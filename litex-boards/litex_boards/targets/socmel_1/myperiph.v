==> flow/design.v <==
module myperiph (
    input clk,  
    input  wire rst,
    input  wire [4:0]  btn_n,
    input  wire          csr_we,
    input  wire [127:0] csr_wdata,  
    output reg  [127:0] csr_rdata,  
    input  wire [3:0]  csr_addr,     
    output lcd_resetn,
    output lcd_bl,
    output lcd_clk,
    output lcd_cs,
    output lcd_rs,   
                    output lcd_data
                    );
reg [31:0] reg0, reg1, reg2, reg3;
reg [1:0] clk_divider;
reg test_reg;
always @(posedge clk) begin
    clk_divider <= clk_divider + 1;
    if (csr_we ==  1'b1) begin
            transfer_data <= csr_wdata[8:0];  
             reg1 <= csr_wdata[63:32];
             reg2 <= csr_wdata[95:64];
             reg3 <= csr_wdata[127:96];
    end
                                        csr_rdata[31:0]   <= btn_n;
                                        csr_rdata[63:32]  <= reg1;
                                        csr_rdata[95:64]  <= reg2;
                                        csr_rdata[127:96] <= reg3;
                                    end
                                    assign lcd_bl = 'b0;
                                    localparam MAX_CMDS = 69;
                                    wire [8:0] init_cmd[MAX_CMDS:0];
assign init_cmd[ 0] = 9'h036;  
assign init_cmd[ 1] = 9'h170;
assign init_cmd[ 2] = 9'h03A;  
assign init_cmd[ 3] = 9'h105;  
assign init_cmd[ 4] = 9'h0B2;  
assign init_cmd[ 5] = 9'h10C;
assign init_cmd[ 6] = 9'h10C;
assign init_cmd[ 7] = 9'h100;
assign init_cmd[ 8] = 9'h133;
assign init_cmd[ 9] = 9'h133;
assign init_cmd[10] = 9'h0B7;  
assign init_cmd[11] = 9'h135;
assign init_cmd[12] = 9'h0BB;  
assign init_cmd[13] = 9'h119;
assign init_cmd[14] = 9'h0C0;  
assign init_cmd[15] = 9'h12C;
assign init_cmd[16] = 9'h0C2;  
assign init_cmd[17] = 9'h101;
assign init_cmd[18] = 9'h0C3;  
assign init_cmd[19] = 9'h112;
assign init_cmd[20] = 9'h0C4;  
assign init_cmd[21] = 9'h120;
assign init_cmd[22] = 9'h0C6;  
assign init_cmd[23] = 9'h10F;
assign init_cmd[24] = 9'h0D0;
assign init_cmd[25] = 9'h1A4;
assign init_cmd[26] = 9'h1A1;
assign init_cmd[27] = 9'h0E0;
assign init_cmd[28] = 9'h1D0;
assign init_cmd[29] = 9'h104;
assign init_cmd[30] = 9'h10D;
assign init_cmd[31] = 9'h111;
assign init_cmd[32] = 9'h113;
assign init_cmd[33] = 9'h12B;
assign init_cmd[34] = 9'h13F;
assign init_cmd[35] = 9'h154;
assign init_cmd[36] = 9'h14C;
assign init_cmd[37] = 9'h118;
assign init_cmd[38] = 9'h10D;
assign init_cmd[39] = 9'h10B;
assign init_cmd[40] = 9'h11F;
assign init_cmd[41] = 9'h123;
assign init_cmd[42] = 9'h0E1;
assign init_cmd[43] = 9'h1D0;
assign init_cmd[44] = 9'h104;
assign init_cmd[45] = 9'h10C;
assign init_cmd[46] = 9'h111;
assign init_cmd[47] = 9'h113;
assign init_cmd[48] = 9'h12C;
assign init_cmd[49] = 9'h13F;
assign init_cmd[50] = 9'h144;
assign init_cmd[51] = 9'h151;
assign init_cmd[52] = 9'h12F;
assign init_cmd[53] = 9'h11F;
assign init_cmd[54] = 9'h11F;
assign init_cmd[55] = 9'h120;
assign init_cmd[56] = 9'h123;
assign init_cmd[57] = 9'h021;
assign init_cmd[58] = 9'h029;
assign init_cmd[59] = 9'h02A;  
assign init_cmd[60] = 9'h100;
assign init_cmd[61] = 9'h128;
assign init_cmd[62] = 9'h101;
assign init_cmd[63] = 9'h117;  
assign init_cmd[64] = 9'h02B;  
assign init_cmd[65] = 9'h100;
assign init_cmd[66] = 9'h135;
assign init_cmd[67] = 9'h100;
assign init_cmd[68] = 9'h1BB;  
assign init_cmd[69] = 9'h02C;  
localparam INIT_RESET   = 4'b0000;  
localparam INIT_PREPARE = 4'b0001;  
localparam INIT_WAKEUP  = 4'b0010;  
localparam INIT_SNOOZE  = 4'b0011;  
localparam INIT_WORKING = 4'b0100;  
localparam WAIT_FOR_DATA    = 4'b0101;  
localparam SEND_DATA    = 4'b0110;  
localparam CNT_100MS = 32'd2700000;
localparam CNT_120MS = 32'd3240000;
localparam CNT_200MS = 32'd5400000;
reg [ 3:0] init_state;
reg [ 6:0] cmd_index;
reg [31:0] clk_cnt;
reg [ 4:0] bit_loop;
reg lcd_cs_r;
reg lcd_rs_r;
reg lcd_reset_r;
reg [7:0] spi_data;
reg [5:0] grey_val;
reg grey_inc;
assign lcd_resetn = lcd_reset_r;
assign lcd_clk    = ~clk;  
assign lcd_cs     = lcd_cs_r;
assign lcd_rs     = lcd_rs_r;
assign lcd_data   = spi_data[7];  
reg [8:0] transfer_data;
always@(posedge clk  or posedge rst) begin
    if (rst) begin
        clk_cnt <= 0;
        cmd_index <= 0;
        init_state <= INIT_RESET;
        lcd_cs_r <= 1;
        lcd_rs_r <= 1;
        lcd_reset_r <= 0;
        spi_data <= 8'hFF;
        bit_loop <= 0;
    end else begin
    case (init_state)
        INIT_RESET : begin
            if (clk_cnt == CNT_100MS) begin
                clk_cnt <= 0;
                init_state <= INIT_PREPARE;
                lcd_reset_r <= 1;
            end else begin
                clk_cnt <= clk_cnt + 1;
            end
        end
        INIT_PREPARE : begin
            if (clk_cnt == CNT_200MS) begin
                clk_cnt <= 0;
                init_state <= INIT_WAKEUP;
            end else begin
                clk_cnt <= clk_cnt + 1;
            end
        end
        INIT_WAKEUP : begin
            if (bit_loop == 0) begin
                    lcd_cs_r <= 0;
                    lcd_rs_r <= 0;
                    spi_data <= 8'h11;  
                    bit_loop <= bit_loop + 1;
                end else if (bit_loop == 8) begin
                    lcd_cs_r <= 1;
                    lcd_rs_r <= 1;
                    bit_loop <= 0;
                    init_state <= INIT_SNOOZE;
                end else begin
                    spi_data <= { spi_data[6:0], 1'b1 };
                    bit_loop <= bit_loop + 1'd1;
                end
        end
        INIT_SNOOZE : begin
                if (clk_cnt == CNT_120MS) begin
                    clk_cnt <= 0;
                    init_state <= INIT_WORKING;
                end else begin
                    clk_cnt <= clk_cnt + 1;
                end
        end
        INIT_WORKING : begin
                if (cmd_index == MAX_CMDS + 1) begin
                    init_state <= WAIT_FOR_DATA;
                end else begin
                    if (bit_loop == 0) begin
                        lcd_cs_r <= 0;
                        lcd_rs_r <= init_cmd[cmd_index][8];
                        spi_data <= init_cmd[cmd_index][7:0];
                        bit_loop <= bit_loop + 1;
                    end else if (bit_loop == 8) begin
                        lcd_cs_r <= 1;
                        lcd_rs_r <= 1;
                        bit_loop <= 0;
                        cmd_index <= cmd_index + 1'd1;  
                    end else begin
                        spi_data <= { spi_data[6:0], 1'b1 };
                        bit_loop <= bit_loop + 1'd1;
                    end
                end
            end
            WAIT_FOR_DATA : begin
                if (csr_we ==  1'b1) begin             
                    init_state <= SEND_DATA;
                end
            end 
            SEND_DATA : begin
                if (bit_loop == 0) begin
                            lcd_cs_r <= 0;
                            lcd_rs_r <= transfer_data[8];
                            spi_data <= transfer_data[7:0];
                            bit_loop <= bit_loop + 1;
                            test_reg <= 1;
                end else begin
                            if (bit_loop == 8) begin
                                lcd_cs_r <= 1;
                                lcd_rs_r <= 1;
                                bit_loop <= 0;
                                init_state <= WAIT_FOR_DATA;
                                test_reg <= 0;
                            end else begin
                                spi_data <= { spi_data[6:0], 1'b1 };
                                bit_loop <= bit_loop + 1'd1;
                                end
                end
            end
    endcase
end
end
endmodule
* Tool chain data of myperiph
The steps from the RTL of myperiph to its reports follow in flow order.
Lines are those of the file above, counted from 1.
Operators carry their Yosys type and port widths (W data, S select, Z words).
Cell names lack the library's common part.
The mark -- stands for no value.
- Design top :: myperiph
- Clock input :: clk
- Library :: sky130hd
- Corner :: tt_025C_1v80

* Elaborated design
Yosys after proc, flatten, opt, wreduce and memory -nomap, before mapping. Memory bits, and registers merged into a memory's read port (data or address), are not among the register bits. Print and check cells are not counted.
- Muxes and demuxes :: 35
- Add/sub/neg operators :: 4
- Equal/unequal tests :: 90
- Bitwise operators :: 3
- Reduce/logical cells :: 26
** Operators by type and width (count)
- $pmux W9 S51 :: 1
- $eq A7 B6 Y1 const B :: 32
- $eq A7 B5 Y1 const B :: 16
- $pmux W32 S3 :: 1
- $mux W32 :: 3
- $eq A32 B22 Y1 const B :: 2
- $eq A7 B4 Y1 const B :: 8
- $eq A7 B7 Y1 const B :: 7
- $mux W8 :: 5
- $mux W4 :: 9
- $add A32 B1 Y32 const B :: 1
- $eq A32 B23 Y1 const B :: 1
- $eq A7 B3 Y1 const B :: 4
- $pmux W4 S7 :: 1
- $reduce_or A2 Y1 :: 13
- $pmux W8 S3 :: 1
- $ne A2 B2 Y1 const B :: 10
- $mux W5 :: 3
- $eq A7 B2 Y1 const B :: 2
- $eq A4 B3 Y1 const B :: 3
- $reduce_and A10 Y1 :: 1
- $add A5 B1 Y5 const B :: 2
- $pmux W5 S2 :: 1
- $eq A4 B2 Y1 const B :: 2
- $mux W1 :: 8
- $add A7 B1 Y7 const B :: 1
- $eq A7 B1 Y1 const B :: 1
- $logic_not A7 Y1 :: 1
Not listed: further kinds 13, cells in them 18.
- Input port bits :: 140
- Elaborated cells :: 171
- Output and inout bits :: 134
- Bits in registers :: 265

* Depth
Depth = most cells in a row (Yosys ltp): at word level without a register or memory, in the mapped netlist without a sequential cell, where the memories' decode and read muxes count.
- Depth in word-level cells :: 6
- ABC_AREA :: 0
- Mapped depth :: 11

* After synthesis
Yosys stat after the flow's synthesis: flattened, memories mapped to cells. It holds for the ABC_AREA given above (unset counts as 0); a run with the other value may have another netlist.
The area totals of this step are shown rounded.
** Cells by type
- edfxtp_1 :: count 105, total area 3.15E+03 µm²
- dfxtp_1 :: count 101, total area 2.02E+03 µm²
- dfrtp_1 :: count 51, total area 1.28E+03 µm²
- dfstp_2 :: count 11, total area 289.027 µm²
- buf_4 :: count 31, total area 232.723 µm²
- nand2_1 :: count 58, total area 217.709 µm²
- nand3_1 :: count 38, total area 190.182 µm²
- nor2_1 :: count 50, total area 187.68 µm²
- xnor2_1 :: count 21, total area 183.926 µm²
- a21oi_1 :: count 30, total area 150.144 µm²
- xor2_1 :: count 16, total area 140.134 µm²
- nand4_1 :: count 22, total area 137.632 µm²
- o21ai_0 :: count 27, total area 135.13 µm²
- ha_1 :: count 9, total area 112.608 µm²
- nor3_1 :: count 19, total area 95.091 µm²
- nor2b_1 :: count 13, total area 81.328 µm²
- and3_1 :: count 11, total area 68.816 µm²
- buf_2 :: count 12, total area 60.058 µm²
Not listed: further types 58, cells in them 168.
- Chip area (Yosys) :: 9970 µm²
- Mapped flip-flops :: 268
- Mapped cells :: 793
- Buffers :: 64
- Sequential area :: 6740 µm²

Settings and measured results of 2 stored flow runs for module myperiph (sky130hd), not sorted in any way. The constraints put input and output delay at 20% of the set period each and load the outputs with 0.01 pF.
"total design power" is the tool's figure for a default switching activity; nothing was simulated.
The measured numbers are rounded.

** Entry A
- Settings :: period_ns=3.51; CORE_UTILIZATION=32; SETUP_SLACK_MARGIN=-0.06; PLACE_DENSITY_LB_ADDON=0.19; HOLD_SLACK_MARGIN=0.25; CELL_PAD_IN_SITES_GLOBAL_PLACEMENT=1; ABC_AREA=0; GPL_ROUTABILITY_DRIVEN=0; CAP_MARGIN=20; SLEW_MARGIN=0; MIN_ROUTING_LAYER=met2; MAX_ROUTING_LAYER=met4; CORE_MARGIN=2
- Synthesis area :: 9,970 µm²
- Area of the die :: 32,600 µm²
- Standard-cell area after layout :: 13,600 µm²
- Post-route utilization :: 44.2 %
- Lowest setup slack :: 0.075 ns
- Final setup TNS :: 0.000 ns
- Worst hold slack in the final report :: 0.335 ns
- Total design power :: 7,770 µW

** Entry B
- Settings :: period_ns=2.52; CORE_UTILIZATION=36; CAP_MARGIN=20; CORE_MARGIN=2; SLEW_MARGIN=20
- Synthesis area :: 9,970 µm²
- Area of the die :: 29,100 µm²
- Standard-cell area after layout :: 14,300 µm²
- Post-route utilization :: 52.7 %
- Lowest setup slack :: 0.036 ns
- Final setup TNS :: 0.000 ns
- Worst hold slack in the final report :: 0.039 ns
- Total design power :: 10,800 µW
